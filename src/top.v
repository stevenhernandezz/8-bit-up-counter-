==> flow/design.v <==
`timescale 1 ns/ 1 ns
module AASD(CLOCK, RESET, AASD_RESET);
	output reg AASD_RESET;
	input RESET, CLOCK;
	reg Q;
always @(posedge CLOCK or negedge RESET)begin      
	if(!RESET)begin
	Q<=1'b0;
	AASD_RESET<=1'b0;
	end
	else begin
	Q <= RESET;
	AASD_RESET <= Q;
	end
end
endmodule
`timescale 1 ns/ 1ns
module counter(CLOCK, RESET, ENABLE, LOAD, COUNT, DATA);
	output reg [7:0] COUNT;
	input [7:0] DATA;
	input CLOCK, RESET, ENABLE, LOAD;
always @(posedge CLOCK or negedge RESET)begin     
	if(!RESET) 
	COUNT <=8'd0;				 
	else if(ENABLE) begin     
		if(LOAD) 
		COUNT<=DATA;
		else begin
			COUNT<=COUNT+1;  
      end
     end
     else 
      COUNT<= COUNT;   
		end
endmodule
`timescale 1 ns/ 1 ns
module top(CLOCK, RESET, ENABLE, LOAD, DATA, COUNT);
   output [7:0] COUNT;
	input [7:0] DATA;
	input CLOCK, RESET, ENABLE, LOAD;     
	wire AASD_RESET;
	AASD a1( .CLOCK(CLOCK), .RESET(RESET), .AASD_RESET(AASD_RESET));   
   counter c1(.CLOCK(CLOCK), .RESET(AASD_RESET), .ENABLE(ENABLE), .LOAD(LOAD), .DATA(DATA), .COUNT(COUNT));
endmodule 
# Step by step through the tools: top
# What the tools print for top, step after step.
# Lines are those of the file above, counted from 1.
# Library cell names are shortened.
# Not given: --
# setup
top	top
clock	CLOCK
lib	sky130hd
corner	tt_025C_1v80

# Word-level counts
# Counts by Yosys on the flattened word-level netlist (proc, flatten, opt, wreduce; memories kept). Register bits leave out memories and registers merged into their read ports (data or address); mux counts leave out enables and synchronous resets folded into registers. Print and check cells are left out. Cells with the same type and inputs are merged into one.
# op_classes
add_sub_neg	1
mux	1
# op_table
operator	count
adder 8 x 1 -> 8 bit with constant B	1
two-way mux 8 bit	1
# word_totals
register_bits	10
out_inout_bits	8
word_cells	5

# Logic depth
# Yosys ltp: most cells in a row. Word level: on the elaborated netlist, between registers, memories and ports. Mapped: between sequential cells and ports; inverters and the memories' decode and read muxes count.
# logic_depth
word_depth	2
ABC_AREA	0
depth_mapped	4

# After synthesis
# The flow's flattened synthesis, as Yosys stat reports it; memories are mapped. The netlist is that of the ABC_AREA named above (0 if unset); the other value can give another one.
# Totals and module areas in this step are rounded.
# mapped
mapped_cells	57
mapped_area_mm2	0.00054
seqArea_mm2	0.00025
ff_cells	10
# by_type
cell_type	count	area_total_um2
dfrtp_1	10	250.24
nand3_1	7	35.034
a21oi_1	6	30.029
mux2i_1	3	30.029
o211ai_1	3	22.522
or4_1	3	22.522
a31oi_1	3	18.768
nor2b_1	3	18.768
o22ai_1	3	18.768
nand2_1	4	15.014
nand2b_4	1	13.763
ha_1	1	12.512
nand4_2	1	12.512
buf_6	1	11.261
nor2_1	3	11.261
inv_1	2	7.507
buf_2	1	5.005
o21ai_0	1	5.005
buf_1	1	3.754
# By module: a second synthesis without flattening, with its own total; a netlist apart from the flattened one above.
# unflattened
hier_cells	55
hier_area_mm2	0.00052
# Each row is one instance without its submodules.
# modules
mod	instances	n_cells	area_mm2	mod_seq_area_mm2
counter	1	53	0.00047	0.0002
AASD	1	2	0.00005	0.00005
top	1	0	0	0

# Timing after synthesis
# Path of least setup slack by OpenSTA after synthesis, without wires, with an ideal clock, recovery checks aside; 20% of the period is set as input and as output delay. Where synthesis merged equal registers, the netlist keeps one of their names.
# synth_path
path_kind	flip-flop to flip-flop
start	reg c1.COUNT[0]
end	reg c1.COUNT[6]
period_ps	1420
setup_ps	69
t_first_pin_ps	0
arrival_ps	1318
path_slack_ps	34
delay_ps	1387
stages	5
synth_period_reached_ps	1386
# "delay_ps" is the arrival time less input delay plus setup time.
# "stages": output pins that drive a net of the path, with the launching flip-flop's if there is one; two outputs of one cell count as two.
# "synth_period_reached_ps" = period - worst setup slack (recovery checks aside). The figure is calculated, with input and output delays left at 20% of the set period.
# Between the ends stands the longest chain of elaborated cells between them, by number of cells; it is not shown to be the way that was timed. Of several equally long chains one is given.
# A line is the first line of the expression or statement that the cell stems from. Yosys adds cells for indexed reads and writes and turns some case tables into memories.
# At most two assigning lines are given for a register; there are more.
# synth_between
cell_sequence	dfrtp_1 > ha_1 > nand3_1 > or4_1 > nand3_1
elab_chain_cells	2
cone_cells	2
cone_lines	2
cone_classes	add/sub (1); mux (1)
# synth_rtl
item	line	rtl
start: declaration	19	output reg [7:0] COUNT;
start: assignment	24	COUNT <=8'd0;
start: assignment	29	COUNT<=COUNT+1;
adder 8 x 1 -> 8 bit	29
two-way mux 8 bit	26	if(LOAD)
end: assignment	27	COUNT<=DATA;
end: assignment	29
end: declaration	19

# Top module top; platform sky130hd; tools Yosys and OpenROAD; 2 stored runs in no particular order. Input and output delays are each 20% of the period that was set; the output load is 0.01 pF.
# Among the settings, n/a means not set for that run.
setting or result,flow run 1,flow run 2
period_ns,1.8,1.53
CORE_UTILIZATION,66,67
SETUP_SLACK_MARGIN,-0.01,n/a
PLACE_DENSITY_LB_ADDON,0.08,n/a
HOLD_SLACK_MARGIN,-0.08,n/a
CELL_PAD_IN_SITES_GLOBAL_PLACEMENT,1,n/a
CELL_PAD_IN_SITES_DETAIL_PLACEMENT,0,n/a
TNS_END_PERCENT,5,n/a
CTS_CLUSTER_SIZE,98,n/a
CTS_CLUSTER_DIAMETER,85,n/a
SLEW_MARGIN,5,20
MAX_ROUTING_LAYER,met5,n/a
CAP_MARGIN,20,20
CORE_MARGIN,2,2
# Flow run 1: stopped before the end: floorplanning reported PDN-0185
# Flow run 2: stopped before the end: floorplanning reported PDN-0185
